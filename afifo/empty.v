==> flow/design.v <==
module empty#(parameter DSIZE=8,
              parameter ASIZE=4)
(
    input rclk,
    input rrst_n,
    input ren,
    input [ASIZE:0]wptr_db,
    output [ASIZE:0]rptr,
    output [ASIZE-1:0]raddr,
    output empty
);
reg [ASIZE:0]bin,bin_next;
reg [ASIZE:0]gray,gray_next;
reg empty;
always@(posedge rclk or negedge rrst_n)
    if(!rrst_n) begin
        bin<=0;
        gray<=0;
    end else begin
        bin<=bin_next;
        gray<=gray_next;
    end
always@* begin
    bin_next=bin+(ren & ~empty);
    gray_next=bin_next ^ (bin_next>>1);
end
always@(posedge rclk or negedge rrst_n)
    if(!rrst_n)
        empty<=1;
    else
        empty<=(gray_next==wptr_db);
assign rptr=gray;
assign raddr=bin[ASIZE-1:0];
endmodule
# Tool chain data of empty
# The steps from the RTL of empty to its reports follow in flow order.
# Line numbers count from 1 in the design file above.
# Cell names lack the library's common part.
# Not given: -
[inputs]
top_module = "empty"
clock_port = "rclk"
cell_library = "sky130hd"
lib_corner = "tt_025C_1v80"

# Elaborated design
# Yosys after proc, flatten, opt, wreduce and memory -nomap, before mapping. Enables and synchronous resets that opt folds into registers are not counted as muxes. Memory bits, and registers merged into a memory's read port (data or address), are not among the register bits. Print and check cells are not counted. Equal cells are merged and count once.
[word_totals]
register_bits = 11
elab_cells = 8
[op_classes]
n_addsub = 1
n_eq = 1
bitwise = 3
[ops]
columns = ["cell", "n"]
rows = [
  ["1-bit by 5-bit bitwise AND with 5-bit output", 1],
  ["1-bit NOT with 5-bit output", 1],
  ["5-bit by 4-bit bitwise XOR with 5-bit output", 1],
  ["5-bit adder", 1],
  ["5-bit == test", 1],
]

# Longest topological paths
# Depth = most cells in a row (Yosys ltp): at word level without a register or memory, in the mapped netlist without a sequential cell, where the memories' decode and read muxes count.
[logic_depth]
depth_word = 5
abc_area = 1
mapped_depth = 13
mapped_depth_nobuf = 13

# Mapped cells and area
# Source: synth_stat.txt of the flow (Yosys; design flattened, memories mapped). It holds for the ABC_AREA given above (unset counts as 0); a run with the other value may have another netlist.
# Totals and module areas in this step are rounded.
[mapped]
cell_count = 70
synth_area_um2 = 554.3
seq_area_um2 = 251.5
flip_flops = 10
[by_type]
columns = ["cell", "n"]
rows = [
  ["dfrtp_1", 9],
  ["nand2_1", 26],
  ["nand3_1", 9],
  ["dfstp_2", 1],
  ["inv_1", 7],
  ["ha_1", 2],
  ["nand4_1", 3],
  ["xnor2_1", 2],
  ["xor2_1", 2],
  ["nand2_2", 2],
  ["buf_6", 1],
  ["nor2_1", 3],
  ["nand3_2", 1],
  ["nor2_2", 1],
  ["inv_2", 1],
]

# Path before layout
# OpenSTA on the mapped netlist: ideal clock, no wires. The path of least setup slack (recovery checks aside). Input and output delay are each 20% of the period. Register names are those of the netlist, which keeps one name where synthesis merged equal registers.
[synth_timing]
kind = "input port to flip-flop"
start = "input ren"
end = "register empty"
period_ns = 2.9
launch_ns = 0.580
t_arrival_ns = 1.720
required_ns = 2.833
slack_ns = 1.113
path_delay_ns = 1.207
path_stages = 8
path_buffers = 0
period_less_setup_slack_ns = 1.787
# "path_delay_ns" is the arrival time less input delay plus setup time.
# "path_stages": output pins that drive a net of the path, with the launching flip-flop's if there is one; two outputs of one cell count as two.
# "period_less_setup_slack_ns" = period - worst setup slack (recovery checks aside). The figure is calculated, with input and output delays left at 20% of the set period.
# The rows between start and end are the longest chain of elaborated cells between them; the timing report does not say that the signal goes this way. Where chains are equally long, one stands for them.
# Each line given opens the expression or statement behind the cell; cells for indexed reads and writes are added by Yosys, which also makes memories of some case tables.
[synth_between]
path_cell_list = "inv_1 nor2_1 ha_1 ha_1 xor2_1 xnor2_1 nand3_1 nor2_1"
elab_chain_cells = 4
[synth_rtl]
columns = ["item", "line_no", "source"]
rows = [
  ["start: declaration", 6, "input ren,"],
  ["1-bit by 5-bit bitwise AND with 5-bit output", 24, "bin_next=bin+(ren & ~empty);"],
  ["5-bit adder", 24, ""],
  ["5-bit by 4-bit bitwise XOR with 5-bit output", 25, "gray_next=bin_next ^ (bin_next>>1);"],
  ["5-bit == test", 31, "empty<=(gray_next==wptr_db);"],
  ["end: assignment", 29, "empty<=1;"],
  ["end: assignment", 31, ""],
  ["end: declaration", 10, "output empty"],
]

# Worst path after layout
# From the final timing report of record 1: the path of least setup slack in the routed layout; clock arrival at registers is part of the times.
[layout_timing]
kind = "input port to flip-flop"
start = "input ren"
end = "register empty"
period_ns = 2.54
launch_ns = 0.51
t_arrival_ns = 2.14
required_ns = 2.74
slack_ns = 0.59
path_stages = 14
path_buffers = 1
# The rows between start and end are the longest chain of elaborated cells between them; the timing report does not say that the signal goes this way. Where chains are equally long, one stands for them.
[layout_between]
path_cell_list = "clkdlybuf4s50_1 inv_1 nor2_1 ha_2 ha_4 nand2_1 inv_2 nand3_1 nand2_1 nand2_1 nand3_1 nand2_1 nand2_1 nor2_1"
elab_chain_cells = 4
[layout_rtl]
columns = ["item", "line_no", "source"]
rows = [
  ["start: declaration", 6, "input ren,"],
  ["1-bit by 5-bit bitwise AND with 5-bit output", 24, "bin_next=bin+(ren & ~empty);"],
  ["5-bit adder", 24, ""],
  ["5-bit by 4-bit bitwise XOR with 5-bit output", 25, "gray_next=bin_next ^ (bin_next>>1);"],
  ["5-bit == test", 31, "empty<=(gray_next==wptr_db);"],
  ["end: assignment", 29, "empty<=1;"],
  ["end: assignment", 31, ""],
  ["end: declaration", 10, "output empty"],
]

# Top module empty; platform sky130hd; tools Yosys and OpenROAD; 2 stored runs in no particular order. Input and output delays are each 20% of the period that was set; the output load is 0.01 pF.
# "timing.achieved_period_ns" = clock period - worst setup slack. The figure is calculated, with input and output delays left at 20% of the set period.
# "worst_path_ns": the worst setup path's part of the clock period (all of it between registers, 20% less for each end at a port) less its slack. A launch clock that arrives late makes it longer, a capture clock that arrives late makes it shorter.
# "power_mw" rests on the timing tool's default activity at the inputs, not on a simulated workload.
# Results are given in rounded form.

[[run]]
name = "record 1"
[run.settings]
period_ns = 2.54
CORE_UTILIZATION = 33
SETUP_SLACK_MARGIN = 0.41
PLACE_DENSITY = 0.75
CELL_PAD_IN_SITES_GLOBAL_PLACEMENT = 2
TNS_END_PERCENT = 90
ABC_AREA = 1
CAP_MARGIN = 10
MAX_ROUTING_LAYER = "met4"
CORE_MARGIN = 2
SLEW_MARGIN = 20
[run.results]
layout_utilization_pct = 51.1
timing.achieved_period_ns = 1.947
worst_path_ns = 1.44
critical_path_type = "input port to flip-flop"
timing.setup.tns_ns = 0.000
post_route_stdcell_area_um2 = 787.0
power_mw = 1.094
dieArea_um2 = 2024
ws_setup_ns = 0.593
synth_chip_area_um2 = 554.3

[[run]]
name = "record 2"
[run.settings]
period_ns = 1.29
CORE_UTILIZATION = 29
PLACE_DENSITY_LB_ADDON = 0.19
HOLD_SLACK_MARGIN = 0.15
CORE_ASPECT_RATIO = 1.28
CORE_MARGIN = 6
CELL_PAD_IN_SITES_DETAIL_PLACEMENT = 2
TNS_END_PERCENT = 40
ABC_AREA = 1
GPL_TIMING_DRIVEN = 0
CTS_CLUSTER_SIZE = 30
CTS_CLUSTER_DIAMETER = 150
CAP_MARGIN = 20
MAX_ROUTING_LAYER = "met4"
SLEW_MARGIN = 20
[run.results]
power_mw = 2.983
layout_utilization_pct = 55.7
dieArea_um2 = 3112
timing.achieved_period_ns = 1.811
post_route_stdcell_area_um2 = 983.4
worst_path_ns = 1.81
critical_path_type = "flip-flop to flip-flop"
synth_chip_area_um2 = 554.3
ws_setup_ns = -0.521
timing.setup.tns_ns = -1.949

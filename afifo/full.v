==> flow/design.v <==
module full#(parameter DSIZE=8,
             parameter ASIZE=4)
(
    input wclk,
    input wrst_n,
    input wen,
    input [ASIZE:0]rptr_db,
    output [ASIZE:0]wptr,
    output [ASIZE-1:0]waddr,
    output full
);
reg [ASIZE:0]bin,bin_next;
reg [ASIZE:0]gray,gray_next;
reg full;
always@(posedge wclk or negedge wrst_n)
    if(!wrst_n) begin
        bin<=0;
        gray<=0;
    end else begin
        bin<=bin_next;
        gray<=gray_next;
    end
always@* begin
    bin_next=bin+(wen & ~full);
    gray_next=bin_next ^ (bin_next>>1);
end
always@(posedge wclk or negedge wrst_n)
    if(!wrst_n)
        full<=0;
    else
        full<=(gray_next[ASIZE:ASIZE-1]!=rptr_db[ASIZE:ASIZE-1]) &
              (gray_next[ASIZE-2:0]==rptr_db[ASIZE-2:0]);
assign wptr=gray;
assign waddr=bin[ASIZE-1:0];
endmodule
# Reports on full
# Tool output for the design above, in the order of the flow.
# Line numbers count from 1 in the design file above.
# Operators: Yosys type, input widths -> output width; for muxes data width and select width s.
# Library cell names are shortened.
# The mark - stands for no value.
# inputs
top_module,full
clock,wclk
lib,sky130hd
pvt_corner,tt_025C_1v80

# After elaboration
# Yosys after proc, flatten, opt, wreduce and memory -nomap, before mapping. Enables and synchronous resets that opt folds into registers are not counted as muxes. Memory bits, and registers merged into a memory's read port (data or address), are not among the register bits. Print and check cells are not counted. Equal cells are merged and count once.
# op_classes
n_addsub,1
n_eq,2
n_logic,4
# op_table
cell,n
$and 1x5->5,1
$not 1->5,1
$xor 5x4->5,1
$add 5x5->5,1
$eq 3x3->1,1
$ne 2x2->1,1
$and 1x1->1,1
# bits
reg_bits,11
out_inout_bits,10
elab_cells,10

# Logic depth
# Yosys ltp: most cells in a row. Word level: on the elaborated netlist, between registers, memories and ports. Mapped: between sequential cells and ports; inverters and the memories' decode and read muxes count.
# depth
word_depth,6
ABC_AREA,0
depth_mapped,7

# After synthesis
# The flow's flattened synthesis, as Yosys stat reports it; memories are mapped. The netlist is that of the ABC_AREA named above (0 if unset); the other value can give another one.
# Totals and module areas in this step are rounded.
# synth_totals
stdcells,37
mapped_area_um2,488.0
ffs,10
buf_cells,0
# types
cell_type,n,type_area_um2
dfrtp_1,10,250.24
xor2_1,6,52.55
xnor2_1,5,43.792
ha_1,2,25.024
xor3_1,1,23.773
xor2_2,1,16.266
a2111oi_2,1,15.014
nor2b_1,2,12.512
mux2i_1,1,10.01
nand3_1,2,10.01
nand2_1,2,7.507
nor3b_1,1,7.507
and2_1,1,6.256
inv_1,1,3.754
nor2_1,1,3.754

# Timing after synthesis
# OpenSTA on the mapped netlist: ideal clock, no wires. The path of least setup slack (recovery checks aside). Input and output delay are each 20% of the period. Register names are those of the netlist, which keeps one name where synthesis merged equal registers.
# synth_timing
path_kind,in2reg
from,input port wen
to,register full
tclk_ns,2.62
input_delay_ns,0.524
launch_ns,0.524
t_arrival_ns,1.903
required_time_ns,2.509
slack_ns,0.605
path_delay_ns,1.490
driving_pins,7
path_buffers,0
synth_period_reached_ns,2.015
# "path_delay_ns" is the arrival time less input delay plus setup time.
# "driving_pins": output pins that drive a net of the path, with the launching flip-flop's if there is one; two outputs of one cell count as two.
# "synth_period_reached_ns" = period - worst setup slack (recovery checks aside). The figure is calculated, with input and output delays left at 20% of the set period.
# Between the ends stands the longest chain of elaborated cells between them, by number of cells; it is not shown to be the way that was timed. Of several equally long chains one is given.
# Each line given opens the expression or statement behind the cell; cells for indexed reads and writes are added by Yosys, which also makes memories of some case tables.
# synth_via
cell_sequence,nor2b_1 > ha_1 > ha_1 > xor2_2 > xnor2_1 > mux2i_1 > a2111oi_2
elab_chain_cells,5
cone_cells,6
lines_between,4
# synth_rtl
item,line,text
start: declaration,6,"input wen,"
$and 1x5->5,24,bin_next=bin+(wen & ~full);
$add 5x5->5,24,
$xor 5x4->5,25,gray_next=bin_next ^ (bin_next>>1);
$eq 3x3->1,32,(gray_next[ASIZE-2:0]==rptr_db[ASIZE-2:0]);
$and 1x1->1,31,full<=(gray_next[ASIZE:ASIZE-1]!=rptr_db[ASIZE:ASIZE-1]) &
end: assignment,29,full<=0;
end: assignment,31,
end: declaration,10,output full

# Worst path after layout
# From the final timing report of flow run A: the path of least setup slack in the routed layout; clock arrival at registers is part of the times.
# layout_timing
path_kind,in2reg
from,input port wen
to,register full
tclk_ns,2.23
input_delay_ns,0.45
launch_ns,0.45
t_arrival_ns,2.23
required_time_ns,2.39
slack_ns,0.15
driving_pins,8
path_buffers,1
# Between the ends stands the longest chain of elaborated cells between them, by number of cells; it is not shown to be the way that was timed. Of several equally long chains one is given.
# layout_via
cell_sequence,clkdlybuf4s50_1 > nor2b_1 > ha_1 > ha_1 > xor2_2 > xnor2_1 > mux2i_1 > a2111oi_2
elab_chain_cells,5
cone_cells,6
lines_between,4
# layout_rtl
item,line,text
start: declaration,6,"input wen,"
$and 1x5->5,24,bin_next=bin+(wen & ~full);
$add 5x5->5,24,
$xor 5x4->5,25,gray_next=bin_next ^ (bin_next>>1);
$eq 3x3->1,32,(gray_next[ASIZE-2:0]==rptr_db[ASIZE-2:0]);
$and 1x1->1,31,full<=(gray_next[ASIZE:ASIZE-1]!=rptr_db[ASIZE:ASIZE-1]) &
end: assignment,29,full<=0;
end: assignment,31,
end: declaration,10,output full

# Measured data: module full, platform sky130hd, 2 stored runs of the flow under differing settings, order arbitrary. Input and output delays are each 20% of the period that was set; the output load is 0.01 pF.
# By "final_power_mw" is meant OpenSTA's value without simulated activity: inputs other than the clock are taken to toggle once in ten clock periods, and the tool carries that through the logic.
# Values from the reports are rounded here.
# Settings: n/a = not set for that run.
# Among the results, n/a means that no value is shown for the run.
run name,period_ns,CORE_UTILIZATION,CAP_MARGIN,CORE_MARGIN,SLEW_MARGIN,SETUP_SLACK_MARGIN,PLACE_DENSITY,CORE_ASPECT_RATIO,CELL_PAD_IN_SITES_GLOBAL_PLACEMENT,CELL_PAD_IN_SITES_DETAIL_PLACEMENT,ABC_AREA,GPL_TIMING_DRIVEN,CTS_CLUSTER_DIAMETER,MAX_ROUTING_LAYER,synth_area_um2,total_die_area_um2,layout_utilization_frac,timing.setup.ws_ns,final_power_mw
flow run A,2.23,28,20,2,20,n/a,n/a,n/a,n/a,n/a,n/a,n/a,n/a,n/a,488.0,2093,0.45,0.152,1.226
flow run B,1.58,57,20,2,5,0.4,0.72,1.46,1,0,1,1,252,met5,n/a,n/a,n/a,n/a,n/a
# Flow run B: unfinished; error PDN-0185 in floorplanning
